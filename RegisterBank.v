==> flow/design.v <==
`timescale 1ns / 1ps
module RegisterBank
	(
	 input			 Cin,
	 input			 Oin,
	 input			 Sin,
	 input		 	 Zin,
    input [2:0] 	 Addr1,
    input [2:0] 	 Addr2,
    input [2:0] 	 AddrWR,
    input [7:0] 	 Datain,
    input 		 	 CLK,
    input 	    	 WR,
    output reg  [7:0] Out1,
    output reg  [7:0] Out2,
	 output reg	  	 CF,
	 output reg	  	 OF,
	 output reg	  	 SF,
	 output reg	  	 ZF,
	 input		 	 FlagWR
    );
	 reg [7:0] RegBank [0:7];
	 reg		  C,O,S,Z;
	 initial
	 begin
	 RegBank[0] <= 8'b00001000;
	 RegBank[1] <= 8'b00000110;
	 RegBank[2] <= 8'b00000010;
	 RegBank[3] <= 8'b00000011;
	 RegBank[4] <= 8'b00000100;
	 RegBank[5] <= 8'b00000101;
	 RegBank[6] <= 8'b00000110;
	 RegBank[7] <= 8'b00000011;
	 C				<= 1'b0;
	 O				<= 1'b0;
	 S				<= 1'b0;
	 Z				<= 1'b0;	 
	 end
	always @(posedge CLK)
	begin
	Out1 = RegBank[Addr1];
	Out2 = RegBank[Addr2];
	OF = O;
	CF = C;
	ZF = Z;
	SF = S;
	end
	 always @(negedge CLK)
		 begin
				if(WR)			 
					begin
					RegBank[AddrWR] <= Datain;
					end
				if(FlagWR)		 
					begin
					O					 <= Oin;
					C					 <= Cin;
					S					 <= Sin;
					Z					 <= Zin;
					end
		 end
endmodule
======== Tool chain data of RegisterBank ========
The steps from the RTL of RegisterBank to its reports follow in flow order.
Line numbers count from 1 in the design file above.
Cell names lack the library's common part.
The mark -- stands for no value.
set-up
  top module .............................. RegisterBank
  clock input ............................. CLK
  library ................................. sky130hd
  library corner .......................... tt_025C_1v80

======== Word level ========
Counts by Yosys on the flattened word-level netlist (proc, flatten, opt, wreduce; memories kept). Register bits leave out memories and registers merged into their read ports (data or address); mux counts leave out enables and synchronous resets folded into registers. Print and check cells are left out. Cells with the same type and inputs are merged into one.
Yosys's memory passes give these memory sizes; they may raise the number of words (mostly to a power of two), join words into wider ones and drop unused or constant bits.
storage and ports
  register bits after elaboration ......... 8
  memory bits (writable) .................. 64
  clocked read ports x word width ......... 16
  memories kept ........................... 1
  input port bits ......................... 24
  output and inout bits ................... 20
  elaborated cells ........................ 12
cells by class
  multiplexer cells ....................... 3
memories
  memory   depth  width  read ports  write ports  line  RTL
  RegBank  8      8      2           1            22    reg [7:0] RegBank [0:7];
operators with widths
  cell               count
  8-bit two-way mux  1
  3-bit two-way mux  1
  1-bit two-way mux  1

======== Logic depth ========
Depth = most cells in a row (Yosys ltp): at word level without a register or memory, in the mapped netlist without a sequential cell, where the memories' decode and read muxes count.
depth
  depth after elaboration ................. 1
  ABC_AREA ................................ 1
  mapped depth ............................ 8
  gate-level depth less buffers ........... 6

======== Netlist ========
The flow's flattened synthesis, as Yosys stat reports it; memories are mapped. The netlist is that of the ABC_AREA named above (0 if unset); the other value can give another one.
mapped netlist
  mapped cells ............................ 470
  mapped area ............................. 4077.7 sq um
  sequential area ......................... 2442.3 sq um
  flip-flop cells ......................... 88
  buffer cells ............................ 22
cells by type
  cell      count  area in all (sq um)
  edfxtp_1  68     2.04E+03
  nand2_1   214    803.27
  dfxtp_1   20     400.384
  nand3_1   64     320.307
  inv_1     70     262.752
  buf_6     11     123.869
  buf_4     7      52.55
  nor2_1    8      30.029
  buf_2     4      20.019
  inv_4     3      18.768
  inv_2     1      3.754

Wiki page: RegisterBank / flow data

Record of 2 stored runs of the RTL-to-layout flow on RegisterBank, platform sky130hd. The runs are unordered. Constraints: input delay and output delay 20% of the set period each, output load 0.01 pF.

---- run A ----
settings
  period_ns = 2.82
  CORE_UTILIZATION = 37
  TNS_END_PERCENT = 70
  ABC_AREA = 1
  CAP_MARGIN = 10
  MAX_ROUTING_LAYER = met5
  CORE_MARGIN = 2
  SLEW_MARGIN = 20
results
  setup slack of the worst path ........... 0.018 ns
  final setup TNS ......................... 0.000 ns
  Yosys chip area after synthesis ......... 4077.7 sq um
  area of the die ......................... 11876.6 sq um
  worst hold slack in the final report .... 0.916 ns
  standard-cell area after routing ........ 5104.9 sq um

---- run B ----
settings
  period_ns = 3.97
  CORE_UTILIZATION = 57
  SETUP_SLACK_MARGIN = -0.27
  PLACE_DENSITY_LB_ADDON = 0.23
  HOLD_SLACK_MARGIN = 0.18
  CORE_ASPECT_RATIO = 1.23
  CORE_MARGIN = 7
  TNS_END_PERCENT = 40
  ABC_AREA = 0
  GPL_TIMING_DRIVEN = 0
  GPL_ROUTABILITY_DRIVEN = 0
  CTS_CLUSTER_DIAMETER = 372
  MIN_ROUTING_LAYER = met2
  CAP_MARGIN = 20
  SLEW_MARGIN = 20
results
  setup slack of the worst path ........... -0.246 ns
  final setup TNS ......................... -5.960 ns
  Yosys chip area after synthesis ......... 3602.2 sq um
  area of the die ......................... 8753.5 sq um
  worst hold slack in the final report .... 0.957 ns
  standard-cell area after routing ........ 4528.1 sq um
