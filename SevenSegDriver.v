==> flow/design.v <==
`timescale 1ns / 1ps
module BCDto7Seg(
	input  [3:0] bcd,
	output [7:0] seg
	);
	reg [7:0] seg;
	always@(bcd) 
	begin
		case(bcd)    
			0: seg = 8'b11101110;	 
			1: seg = 8'b01001000;    
			2: seg = 8'b00111110;	 
			3: seg = 8'b01111100;	 
			4: seg = 8'b11011000;	 
			5: seg = 8'b11110100;	 
			6: seg = 8'b11110110;	 
			7: seg = 8'b01101000;	 
			8: seg = 8'b11111110;    
			9: seg = 8'b11111100;	 
			default : seg = 8'b00000000;
		endcase
	end
endmodule
`timescale 1ns / 1ps
module BinaryToBCD(
	input  [12:0] binary,
	output reg [3:0]  Thousands, 
					  Hundreds, 
					  Tens, 
					  Ones
	);
	integer i;
	always@(binary) 
	begin
		Thousands = 4'd0;
		Hundreds = 4'd0;
		Tens = 4'd0;
		Ones = 4'd0;
		for (i = 12; i >= 0; i = i - 1)
		begin
			if (Thousands >= 5)
				Thousands = Thousands + 3;
			if (Hundreds >= 5)
				Hundreds = Hundreds + 3;
			if (Tens >= 5)
				Tens = Tens + 3;
			if (Ones >= 5)
				Ones = Ones + 3;
			Thousands = Thousands << 1;
			Thousands[0] = Hundreds[3];
			Hundreds = Hundreds << 1;
			Hundreds[0] = Tens[3];
			Tens = Tens << 1;
			Tens[0] = Ones[3];
			Ones = Ones << 1;
			Ones[0] = binary[i];
		end
	end
endmodule
`timescale 1ns / 1ps
module SevenSegDriver(
	input 		 i_CLK,
	input [12:0] i_Data,
	output 		 o_Data, 
   output 	    o_Latch
	);
	integer loopNum = 0;
	reg o_Latch, o_Data;
	wire [63:0] storeReg;
	reg temp, temp_latch;
	initial
	begin
		o_Latch <= 1'b1;
	end
	wire [3:0] Thousands, Hundreds, Tens, Ones;
	BinaryToBCD instance_tobcd(            							     
		.binary(i_Data),               				 
      .Thousands(Thousands),
		.Hundreds(Hundreds),
		.Tens(Tens),
		.Ones(Ones)
		);
	BCDto7Seg instance_toseg_1(            							     
		.bcd(Thousands),               				 
      .seg(storeReg[15:8])
		);
	BCDto7Seg instance_toseg_2(            							     
		.bcd(Hundreds),               				 
      .seg(storeReg[31:24])
		);
	BCDto7Seg instance_toseg_3(            							     
		.bcd(Tens),               				 
      .seg(storeReg[47:40])
		);
	BCDto7Seg instance_toseg_4(            							     
		.bcd(Ones),               				 
      .seg(storeReg[63:56])
		);
	assign storeReg[7:0] = 8'b00000100;
	assign storeReg[23:16] = 8'b00001000;
	assign storeReg[39:32] = 8'b00100000;
	assign storeReg[55:48] = 8'b01000000;
	always@(posedge i_CLK)
	begin
		if(loopNum >= 0 && loopNum < 15)
		begin
			temp_latch <= 1'b1;
			temp <= storeReg[loopNum];
			loopNum <= loopNum + 1;		
		end
		else if(loopNum >= 16 && loopNum < 31)
		begin
			temp_latch <= 1'b1;
			temp <= storeReg[loopNum];
			loopNum <= loopNum + 1;
		end
		else if(loopNum >= 32 && loopNum < 47)
		begin
			temp_latch <= 1'b1;
			temp <= storeReg[loopNum];
			loopNum <= loopNum + 1;
		end
		else if(loopNum >= 48 && loopNum < 63)
		begin
			temp_latch <= 1'b1;
			temp <= storeReg[loopNum];
			loopNum <= loopNum + 1;
		end
		else if(loopNum == 15)
		begin
			temp_latch <= 1'b0;
			temp <= storeReg[loopNum];
			loopNum <= loopNum + 1;
		end
		else if(loopNum == 31)
		begin
			temp_latch <= 1'b0;
			temp <= storeReg[loopNum];
			loopNum <= loopNum + 1;
		end
		else if(loopNum == 47)
		begin
			temp_latch <= 1'b0;
			temp <= storeReg[loopNum];
			loopNum <= loopNum + 1;
		end
		else if(loopNum == 63)
		begin
			temp_latch <= 1'b0;
			temp <= storeReg[loopNum];
			loopNum <= 0;
		end
		o_Data <= temp;
		o_Latch <= temp_latch;		
	end
endmodule
=== Step by step through the tools: SevenSegDriver ===
Tool output for the design above, in the order of the flow.
Line numbers count from 1 in the design file above.
Operators carry their Yosys type and port widths (W data, S select, Z words).
Library cell names are shortened.
Not given: -

* Top: SevenSegDriver
* Clock port: i_CLK
* Cell library: sky130hd
* Corner: tt_025C_1v80

=== Word-level counts ===
Yosys after proc, flatten, opt, wreduce and memory -nomap, before mapping. Memory bits, and registers merged into a memory's read port (data or address), are not among the register bits. Print and check cells are not counted.
Memory sizes are those after Yosys's memory passes, which may raise the word count (mostly to a power of two), join words into wider ones and drop unused or constant bits.

* Flip-flop bits (word level): 36
* Bits in latches: 0
* RAM bits: 0
* Memory bits (read-only): 448
* Clocked read ports x word width: 0
* Memory cells: 4
* Input port bits: 14
* Output and inout bits: 2

* Add/sub/neg operators: 43
* $mul: 0
* Div/mod/pow operators: 0
* Magnitude comparators: 50
* Equality and inequality tests: 4
* Shifts and indexed selects: 1
* Multiplexer cells: 62
* Bitwise operators: 0
* Reduce/logical cells: 7

{| class="wikitable"
|+ Memories
! name !! words !! width !! read ports !! write ports !! line !! text
|-
| (name not given) || 16 || 7 || 1 || 0 || 9 || <nowiki>case(bcd)</nowiki>
|-
| (name not given) || 16 || 7 || 1 || 0 || 9 ||
|-
| (name not given) || 16 || 7 || 1 || 0 || 9 ||
|-
| (name not given) || 16 || 7 || 1 || 0 || 9 ||
|}

{| class="wikitable"
|+ Operator list
! kind !! count
|-
| $mux W32 || 8
|-
| $ge A4 B3 Y1 const B || 38
|-
| $add A4 B2 Y4 const B || 30
|-
| $mux W4 || 30
|-
| $ge A32 B7 Y1 const B || 2
|-
| $lt A32 B7 Y1 const B || 2
|-
| $eq A32 B7 Y1 const B || 2
|-
| $shiftx A64 B32 Y1 || 1
|-
| $mux W3 || 12
|-
| $ge A32 B1 Y1 const B || 1
|-
| $add A32 B2 Y32 const B || 1
|-
| $lt A32 B5 Y1 const B || 1
|-
| $eq A32 B5 Y1 const B || 1
|-
| $ge A32 B6 Y1 const B || 1
|-
| $lt A32 B6 Y1 const B || 1
|-
| $eq A32 B6 Y1 const B || 1
|-
| $add A3 B2 Y3 const B || 8
|-
| $mux W1 || 12
|-
| $add A1 B2 Y3 const AB || 3
|-
| $ge A1 B3 Y1 const AB || 3
|-
| $reduce_bool A8 Y1 || 1
|-
| $logic_and A1 B1 Y1 || 4
|-
| $reduce_bool A4 Y1 || 1
|-
| $reduce_or A4 Y1 || 1
|-
| $add A1 B2 Y3 const B || 1
|-
| $ge A1 B3 Y1 const B || 1
|}

=== Logic depth ===
Yosys ltp: most cells in a row. Word level: on the elaborated netlist, between registers, memories and ports. Mapped: between sequential cells and ports; inverters and the memories' decode and read muxes count.

* Word-level depth: 24
* ABC_AREA: 0
* Gate-level depth with buffers: 67
* Mapped depth without buffers: 65

=== Netlist ===
Source: synth_stat.txt of the flow (Yosys; design flattened, memories mapped). It holds for the ABC_AREA given above (unset counts as 0); a run with the other value may have another netlist.

{| class="wikitable"
|+ Cell types
! cell !! count !! area in all (um2)
|-
| edfxtp_1 || 33 || 990.95
|-
| ha_1 || 60 || 750.72
|-
| inv_1 || 54 || 202.694
|-
| nor2_1 || 53 || 198.941
|-
| mux2i_1 || 18 || 180.173
|-
| nand2_1 || 48 || 180.173
|-
| a21oi_1 || 30 || 150.144
|-
| mux2_2 || 13 || 146.39
|-
| o21ai_0 || 24 || 120.115
|-
| nand3_1 || 22 || 110.106
|-
| xnor2_1 || 12 || 105.101
|-
| o211ai_1 || 13 || 97.594
|-
| nor3_1 || 19 || 95.091
|-
| nand2b_1 || 15 || 93.84
|-
| nand4_1 || 15 || 93.84
|-
| nor2b_1 || 15 || 93.84
|-
| a311oi_1 || 10 || 87.584
|-
| and2_1 || 14 || 87.584
|}

Not listed: further types 83, cells in them 252.

* Cells in the netlist: 720
* Cell area after synthesis: 5959.5 um2
* Sequential area: 1051.0 um2
* Mapped flip-flops: 36

By module: a second synthesis without flattening, with its own total; a netlist apart from the flattened one above.

* Cell total of the unflattened synthesis: 708
* Area total of the unflattened synthesis: 5793.1 um2

Rows give one instance, submodules left out.

{| class="wikitable"
|+ By module
! module !! instances !! cells !! area (um2) !! sequential area (um2)
|-
| BinaryToBCD || 1 || 476 || 3211.8 || 0.0
|-
| SevenSegDriver || 1 || 112 || 1645.3 || 1051.0
|-
| BCDto7Seg || 4 || 30 || 234.0 || 0.0
|}

=== Path before layout ===
Path of least setup slack by OpenSTA after synthesis, without wires, with an ideal clock, recovery checks aside; 20% of the period is set as input and as output delay. Where synthesis merged equal registers, the netlist keeps one of their names.

* Path kind: input to register
* Start point: input i_Data[11]
* End point: register temp
* Clock period: 19400 ps
* Library setup time: 269 ps
* Data arrival time: 15869 ps
* Setup slack: 3262 ps
* Path delay: 12258 ps
* Driving pins on the path: 66
* Path buffers: 2
* Period reached after synthesis: 16138 ps

"path delay" = arrival - input delay + setup time.
"driving pins on the path": output pins that drive a net of the path, with the launching flip-flop's if there is one; two outputs of one cell count as two.
"period reached after synthesis" is the clock period less the worst setup slack; recovery checks do not enter. This is arithmetic on one report: input and output delays are still those of the set period (20% each).
The rows between start and end are the longest chain of elaborated cells between them; the timing report does not say that the signal goes this way. Where chains are equally long, one stands for them.
Each line given opens the expression or statement behind the cell; cells for indexed reads and writes are added by Yosys, which also makes memories of some case tables.
A memory read counts as a cell of the chain, while the word-level depth stops at memories.
At most two assigning lines are given for a register; there are more.

* Path through: inv_1 > ha_1 > o21ai_2 > xnor2_2 > ha_1 > nand2b_1 > a32oi_4 > xnor2_2 > inv_2 > ha_1 > nor2b_1 > o31ai_2 > nor2_1 > xnor2_1 > ha_1 > buf_1 > nand2b_1 > o211ai_1 > [30 not listed] > a21oi_2 > xnor2_1 > inv_1 > ha_1 > nand2b_1 > nand2_1 > mux2_2 > a211o_1 > and3_1 > buf_2 > xnor2_1 > ha_1 > inv_1 > a2bb2oi_2 > nor3_1 > o41ai_2 > o31ai_1 > a211oi_1
* Length of the longest elaborated chain: 32
* Elaborated cells between the ends (all ways): 127
* Those cells by class: add/sub (38); compare (38); shift (1); mux (46); memory (4)

{| class="wikitable"
|+ Ends and longest elaborated chain, post-synthesis
! element !! line !! text
|-
| from (decl) || 63 || <nowiki>input [12:0] i_Data,</nowiki>
|-
| $add A4 B2 Y4 || 48 || <nowiki>Ones = Ones + 3;</nowiki>
|-
| $mux W4 || 47 || <nowiki>if (Ones >= 5)</nowiki>
|-
| $ge A4 B3 Y1 || 47 ||
|-
| $mux W4 || 47 ||
|-
| $ge A4 B3 Y1 || 47 ||
|-
| $mux W4 || 47 ||
|-
| $ge A4 B3 Y1 || 47 ||
|-
| [18 not listed] || - ||
|-
| $mux W1 || 141 || <nowiki>else if(loopNum == 47)</nowiki>
|-
| $mux W1 || 135 || <nowiki>else if(loopNum == 31)</nowiki>
|-
| $mux W1 || 129 || <nowiki>else if(loopNum == 15)</nowiki>
|-
| $mux W1 || 123 || <nowiki>else if(loopNum >= 48 && loopNum < 63)</nowiki>
|-
| $mux W1 || 117 || <nowiki>else if(loopNum >= 32 && loopNum < 47)</nowiki>
|-
| $mux W1 || 111 || <nowiki>else if(loopNum >= 16 && loopNum < 31)</nowiki>
|-
| $mux W1 || 105 || <nowiki>if(loopNum >= 0 && loopNum < 15)</nowiki>
|-
| to (assign) || 108 || <nowiki>temp <= storeReg[loopNum];</nowiki>
|-
| to (assign) || 114 || <nowiki>temp <= storeReg[loopNum];</nowiki>
|-
| to (decl) || 70 || <nowiki>reg temp, temp_latch;</nowiki>
|}

=== Timing after layout ===
Path of least setup slack in the final report of flow run 1 (OpenROAD, finished layout, wires in). Where an end is a register, its clock arrival counts in the times.
The path's times are printed in steps of 10 ps; the period is the one set.

* Path kind: input to register
* Start point: input i_Data[10]
* End point: register temp
* Clock period: 18300 ps
* Library setup time: 170 ps
* Data arrival time: 17820 ps
* Setup slack: 600 ps
* Driving pins on the path: 61
* Path buffers: 2

The rows between start and end are the longest chain of elaborated cells between them; the timing report does not say that the signal goes this way. Where chains are equally long, one stands for them.
A memory read counts as a cell of the chain, while the word-level depth stops at memories.
At most two assigning lines are given for a register; there are more.

* Path through: clkdlybuf4s50_1 > ha_2 > o21ai_4 > xnor2_4 > ha_2 > nand2b_1 > a32oi_4 > xnor2_2 > inv_2 > ha_1 > nor2b_2 > or4_1 > nand2_1 > inv_1 > ha_1 > inv_1 > ha_1 > a31oi_1 > [25 not listed] > nor2b_1 > a211oi_1 > o21bai_1 > inv_1 > ha_1 > inv_1 > ha_1 > a31oi_1 > nand2_1 > a211o_1 > o221ai_1 > clkbuf_1 > nor3_1 > o311a_1 > o21ai_0 > nand4_1 > a31o_2 > a211oi_1
* Length of the longest elaborated chain: 30
* Elaborated cells between the ends (all ways): 115
* Those cells by class: add/sub (34); compare (34); shift (1); mux (42); memory (4)

{| class="wikitable"
|+ Ends and longest elaborated chain, post-layout
! element !! line !! text
|-
| from (decl) || 63 || <nowiki>input [12:0] i_Data,</nowiki>
|-
| $add A4 B2 Y4 || 48 || <nowiki>Ones = Ones + 3;</nowiki>
|-
| $mux W4 || 47 || <nowiki>if (Ones >= 5)</nowiki>
|-
| $ge A4 B3 Y1 || 47 ||
|-
| $mux W4 || 47 ||
|-
| $ge A4 B3 Y1 || 47 ||
|-
| $mux W4 || 47 ||
|-
| $ge A4 B3 Y1 || 47 ||
|-
| [16 not listed] || - ||
|-
| $mux W1 || 141 || <nowiki>else if(loopNum == 47)</nowiki>
|-
| $mux W1 || 135 || <nowiki>else if(loopNum == 31)</nowiki>
|-
| $mux W1 || 129 || <nowiki>else if(loopNum == 15)</nowiki>
|-
| $mux W1 || 123 || <nowiki>else if(loopNum >= 48 && loopNum < 63)</nowiki>
|-
| $mux W1 || 117 || <nowiki>else if(loopNum >= 32 && loopNum < 47)</nowiki>
|-
| $mux W1 || 111 || <nowiki>else if(loopNum >= 16 && loopNum < 31)</nowiki>
|-
| $mux W1 || 105 || <nowiki>if(loopNum >= 0 && loopNum < 15)</nowiki>
|-
| to (assign) || 108 || <nowiki>temp <= storeReg[loopNum];</nowiki>
|-
| to (assign) || 114 || <nowiki>temp <= storeReg[loopNum];</nowiki>
|-
| to (decl) || 70 || <nowiki>reg temp, temp_latch;</nowiki>
|}

Subject: SevenSegDriver on sky130hd, stored results

Hello all,

Measured results for SevenSegDriver: 2 stored runs of the Yosys and OpenROAD flow on sky130hd. The settings differ; the order carries no meaning. The constraints put input and output delay at 20% of the set period each and load the outputs with 0.01 pF.
"worst setup path time" means the part of the period allowed to the worst setup path (the constraints hold back 20% at inputs and 20% at outputs) less its slack; where the path has registers, the arrival times of their clocks count too.
"worst setup path time" is given in steps of 10 ps.

Flow run 1
==> flow/run.sh <==
#!/bin/bash
# the make line also repeats the synthesis and layout settings of config.mk as NAME=value (left out here)
make -C /OpenROAD-flow-scripts/flow DESIGN_CONFIG=/design/flow/config.mk WORK_HOME=/design/flow/orfs CLKGATE_MAP_FILE= finish
==> flow/config.mk <==
export PLATFORM = sky130hd
export DESIGN_NAME = SevenSegDriver
export DESIGN_NICKNAME = SevenSegDriver
export VERILOG_FILES = /design/flow/design.v
export SDC_FILE = /design/flow/constraint.sdc
export NUM_CORES = 4
export LEC_CHECK = 0
export CAP_MARGIN = 20
export CELL_PAD_IN_SITES_GLOBAL_PLACEMENT = 0
export CORE_MARGIN = 9
export CORE_UTILIZATION = 72
export CTS_CLUSTER_SIZE = 23
export GPL_ROUTABILITY_DRIVEN = 0
export GPL_TIMING_DRIVEN = 0
export MIN_ROUTING_LAYER = met1
export PLACE_DENSITY = 0.71
export SETUP_SLACK_MARGIN = -0.21
export SLEW_MARGIN = 15
export TNS_END_PERCENT = 55
==> flow/constraint.sdc <==
create_clock -name core_clock -period 18.3 [get_ports {i_CLK}]
set_input_delay 3.6600 -clock core_clock [delete_from_list [all_inputs] [get_ports {i_CLK}]]
set_output_delay 3.6600 -clock core_clock [all_outputs]
set_load 0.01 [all_outputs]

==> results of flow run 1 <==
chip area after synthesis (Yosys): 5959.5 um2
die area: 11876.6 um2
utilization: 0.828
worst setup slack after layout: 597 ps
total negative slack: 0 ps
worst hold slack: 347 ps
worst setup path time: 14040 ps
worst setup path kind: input to register

Flow run 2
==> flow/run.sh <==
#!/bin/bash
# the make line also repeats the synthesis and layout settings of config.mk as NAME=value (left out here)
make -C /OpenROAD-flow-scripts/flow DESIGN_CONFIG=/design/flow/config.mk WORK_HOME=/design/flow/orfs CLKGATE_MAP_FILE= finish
==> flow/config.mk <==
export PLATFORM = sky130hd
export DESIGN_NAME = SevenSegDriver
export DESIGN_NICKNAME = SevenSegDriver
export VERILOG_FILES = /design/flow/design.v
export SDC_FILE = /design/flow/constraint.sdc
export NUM_CORES = 4
export LEC_CHECK = 0
export ABC_AREA = 0
export CAP_MARGIN = 20
export CORE_MARGIN = 2
export CORE_UTILIZATION = 71
export CTS_CLUSTER_SIZE = 53
export MIN_ROUTING_LAYER = met2
export PLACE_DENSITY_LB_ADDON = 0.16
export SLEW_MARGIN = 20
export TNS_END_PERCENT = 90
==> flow/constraint.sdc <==
create_clock -name core_clock -period 24.4 [get_ports {i_CLK}]
set_input_delay 4.8800 -clock core_clock [delete_from_list [all_inputs] [get_ports {i_CLK}]]
set_output_delay 4.8800 -clock core_clock [all_outputs]
set_load 0.01 [all_outputs]

==> results of flow run 2 <==
chip area after synthesis (Yosys): 5959.5 um2
die area: 9142.2 um2
utilization: 0.779
worst setup slack after layout: 4184 ps
total negative slack: 0 ps
worst hold slack: 357 ps
worst setup path time: 15340 ps
worst setup path kind: input to register

Thanks
