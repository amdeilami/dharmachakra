==> flow/design.v <==
`timescale 1ns / 1ps
module Debouncer(
  input clk,
  input bounceSignal,
  output outCLK
    );
   integer countOne=0;
   integer countZero=0;
	reg	  outTemp=1;
  always @(posedge clk)
  begin
  if(bounceSignal==0)
	begin
		if(countZero>500000)
			begin
			countZero<=0;
			countOne<=0;
			outTemp<=0;
			end
		else
			begin
			countZero <= countZero+1;
			countOne	<= 0;
			end
	end
 else
 begin
		if(countOne>500000)
			begin
			countZero<=0;
			countOne<=0;
			outTemp<=1;
			end
		else
			begin
			countOne <= countOne+1;
			countZero	<= 0;
			end
			end
  end
	assign outCLK = outTemp;
endmodule
### Step by step through the tools: Debouncer

What the tools print for Debouncer, step after step.
Line numbers count from 1 in the design file above.
Operators: Yosys type, input widths -> output width; for muxes data width and select width s.
Not given: n/a

| inputs | value |
|---|---|
| design top | Debouncer |
| clock input | clk |
| cell library | sky130hd |
| library corner | tt_025C_1v80 |

### After elaboration

Source: Yosys, flattened and elaborated, memories not mapped. Widths are those after wreduce. Registers that Yosys merges into a memory's read port (data or address) are not register bits. Print and check cells do not count.

| word-level totals | value |
|---|---|
| register bits after elaboration | 65 |
| output and inout bits | 1 |

| operators by class | value |
|---|---|
| $lt $le $gt $ge | 2 |
| mux-type cells | 3 |
| add/subtract/negate cells | 2 |
| reductions and logical operators | 4 |
| equality and inequality tests | 1 |
| bitwise logic cells | 1 |

Operator list:

| cell | number |
|---|---|
| $add 32x2->32 const B | 2 |
| $gt 32x20->1 const B | 2 |
| $reduce_or 2->1 | 2 |
| $mux 1 | 3 |
| $ne 2x1->1 const B | 1 |
| $reduce_and 2->1 | 1 |
| $reduce_bool 2->1 | 1 |
| $not 1->1 | 1 |

### Depth

Depth = most cells in a row (Yosys ltp): at word level without a register or memory, in the mapped netlist without a sequential cell, where the memories' decode and read muxes count.

| depth | value |
|---|---|
| depth in word-level cells | 3 |
| ABC_AREA | 0 |
| depth in mapped cells | 8 |
| mapped depth without buffers | 7 |

### Mapped cells and area

Source: synth_stat.txt of the flow (Yosys; design flattened, memories mapped). It holds for the ABC_AREA given above (unset counts as 0); a run with the other value may have another netlist.

Cells by type:

| type | number |
|---|---|
| sky130_fd_sc_hd__dfxtp_1 | 64 |
| sky130_fd_sc_hd__xor2_1 | 40 |
| sky130_fd_sc_hd__nor2_1 | 56 |
| sky130_fd_sc_hd__xnor2_1 | 19 |
| sky130_fd_sc_hd__nand3_1 | 29 |
| sky130_fd_sc_hd__nand4_1 | 20 |
| sky130_fd_sc_hd__and3_1 | 14 |
| sky130_fd_sc_hd__nor2_2 | 12 |
| sky130_fd_sc_hd__nor4_1 | 11 |
| sky130_fd_sc_hd__nand4_4 | 3 |
| sky130_fd_sc_hd__buf_2 | 10 |
| sky130_fd_sc_hd__ha_1 | 4 |
| sky130_fd_sc_hd__nand2_1 | 13 |
| sky130_fd_sc_hd__and4_1 | 5 |
| sky130_fd_sc_hd__nor4_4 | 2 |
| sky130_fd_sc_hd__buf_6 | 3 |
| sky130_fd_sc_hd__edfxtp_1 | 1 |
| sky130_fd_sc_hd__inv_1 | 8 |

Not listed: further types 22, cells in them 37.

| mapped netlist | value |
|---|---|
| synthesis area | 3,175.5 µm² |
| standard cells after synthesis | 351 |
| flip-flops | 65 |

### Path before layout

OpenSTA on the mapped netlist: ideal clock, no wires. The path of least setup slack (recovery checks aside). Input and output delay are each 20% of the period. Register names are those of the netlist, which keeps one name where synthesis merged equal registers.

| timing after synthesis | value |
|---|---|
| kind | register to register |
| start point | register countOne[0] |
| end point | register outTemp |
| data arrival time | 1.438 ns |
| period | 2.38 ns |
| library setup time | 0.290 ns |
| buffers on the path | 0 |
| path slack | 0.652 ns |
| stages on the path | 8 |
| delay of the path | 1.728 ns |
| synthesis period reached | 1.728 ns |

"delay of the path" is the arrival time less input delay plus setup time.
"stages on the path" counts driving pins, that of a launching flip-flop among them; a cell with two outputs on the path counts twice.
"synthesis period reached" is the clock period less the worst setup slack; recovery checks do not enter. This is arithmetic on one report: input and output delays are still those of the set period (20% each).
The rows between start and end are the longest chain of elaborated cells between them; the timing report does not say that the signal goes this way. Where chains are equally long, one stands for them.
A line is the first line of the expression or statement that the cell stems from. Yosys adds cells for indexed reads and writes and turns some case tables into memories.
A register here has more assigning lines than the two given.
Only ways into the end's enable, where the timed path ends, are counted here.

| between the ends, after synthesis | value |
|---|---|
| path through | sky130_fd_sc_hd__dfxtp_1 > sky130_fd_sc_hd__inv_1 > sky130_fd_sc_hd__ha_1 > sky130_fd_sc_hd__nor4bb_1 > sky130_fd_sc_hd__nand4_1 > sky130_fd_sc_hd__o2111ai_1 > sky130_fd_sc_hd__a22oi_2 > sky130_fd_sc_hd__and2_2 |
| cells in the longest elaborated chain | 3 |
| elaborated cells on any way between the ends | 3 |

RTL lines, path after synthesis:

| element | line | RTL |
|---|---|---|
| start: declaration | 7 | `integer countOne=0;` |
| start: assignment | 17 | `countOne<=0;` |
| start: assignment | 36 | `countOne <= countOne+1;` |
| $gt 32x20->1 | 28 | `if(countOne>500000)` |
| $ne 2x1->1 | n/a |  |
| $reduce_and 2->1 | n/a |  |
| end: assignment | 18 | `outTemp<=0;` |
| end: assignment | 32 | `outTemp<=1;` |
| end: declaration | 9 | `reg outTemp=1;` |

### Path in the finished layout

From the final timing report of record 1: the path of least setup slack in the routed layout; clock arrival at registers is part of the times.

| timing after layout | value |
|---|---|
| kind | register to register |
| start point | register countOne[11] |
| end point | register countOne[4] |
| path slack | -0.32 ns |
| stages on the path | 10 |
| buffers on the path | 4 |
| data arrival time | 1.97 ns |
| library setup time | 0.06 ns |
| period | 1.38 ns |

The rows between start and end are the longest chain of elaborated cells between them; the timing report does not say that the signal goes this way. Where chains are equally long, one stands for them.
A register here has more assigning lines than the two given.

| between the ends, after layout | value |
|---|---|
| path through | sky130_fd_sc_hd__dfxtp_2 > sky130_fd_sc_hd__nor4_4 > sky130_fd_sc_hd__buf_4 > sky130_fd_sc_hd__nand4_1 > sky130_fd_sc_hd__o2111ai_2 > sky130_fd_sc_hd__a22oi_2 > sky130_fd_sc_hd__buf_6 > sky130_fd_sc_hd__buf_12 > sky130_fd_sc_hd__buf_12 > sky130_fd_sc_hd__nor2_1 |
| cells in the longest elaborated chain | 2 |
| elaborated cells on any way between the ends | 2 |

RTL lines, path after layout:

| element | line | RTL |
|---|---|---|
| start: declaration | 7 | `integer countOne=0;` |
| start: assignment | 17 | `countOne<=0;` |
| start: assignment | 36 | `countOne <= countOne+1;` |
| $gt 32x20->1 | 28 | `if(countOne>500000)` |
| $reduce_or 2->1 | n/a |  |
| end: assignment | 31 | `countOne<=0;` |
| end: assignment | 36 |  |
| end: declaration | 7 |  |

Appendix: measured runs

2 stored runs of Debouncer in the flow (synthesis by Yosys, layout by OpenROAD, sky130hd cells), in arbitrary order. Constraints: input delay and output delay 20% of the set period each, output load 0.01 pF.
By "reached clock period" is meant the clock period of the run minus its worst setup slack. This is arithmetic on one report: input and output delays are still those of the set period (20% each).
"worst path time" is the time allowed to the run's worst setup path (the clock period less input and output delay, where it has them) less its slack. Clock arrival times count: a late capture clock shortens it, a late launch clock lengthens it.
"total power of the final layout": no workload was simulated; the value follows from the tool's default switching activity.

#### Record 1

| setting | value |
|---|---|
| period_ns | `1.38` |
| CORE_UTILIZATION | `38` |
| SETUP_SLACK_MARGIN | `0.1` |
| PLACE_DENSITY_LB_ADDON | `0.14` |
| HOLD_SLACK_MARGIN | `0.17` |
| CORE_ASPECT_RATIO | `1.09` |
| CORE_MARGIN | `9` |
| CELL_PAD_IN_SITES_DETAIL_PLACEMENT | `1` |
| TNS_END_PERCENT | `95` |
| ABC_AREA | `0` |
| CTS_CLUSTER_DIAMETER | `293` |
| CAP_MARGIN | `30` |
| SLEW_MARGIN | `25` |
| MAX_ROUTING_LAYER | `met4` |

| result | value |
|---|---|
| reached clock period | 1.698 ns |
| smallest setup slack | -0.318 ns |
| total die area | 11,974.7 µm² |
| final design utilization | 57.1% |
| total negative slack | -15.794 ns |
| chip area after synthesis (Yosys) | 3,175.5 µm² |
| post-route worst hold slack | 0.501 ns |
| worst path time | 1.70 ns |
| worst setup path kind | register to register |
| total power of the final layout | 3,559 µW |
| standard-cell area after routing | 4,589.4 µm² |

#### Record 2

| setting | value |
|---|---|
| period_ns | `1.99` |
| CORE_UTILIZATION | `42` |
| PLACE_DENSITY_LB_ADDON | `0.08` |
| CORE_MARGIN | `5` |
| ABC_AREA | `1` |
| CTS_CLUSTER_SIZE | `46` |
| MAX_ROUTING_LAYER | `met4` |
| CAP_MARGIN | `20` |
| SLEW_MARGIN | `20` |

| result | value |
|---|---|
| reached clock period | 1.702 ns |
| smallest setup slack | 0.288 ns |
| total die area | 11,535.8 µm² |
| final design utilization | 47.4% |
| total negative slack | 0.000 ns |
| chip area after synthesis (Yosys) | 3,985.1 µm² |
| post-route worst hold slack | 0.478 ns |
| worst path time | 1.70 ns |
| worst setup path kind | register to register |
| total power of the final layout | 2,691 µW |
| standard-cell area after routing | 4,375.4 µm² |
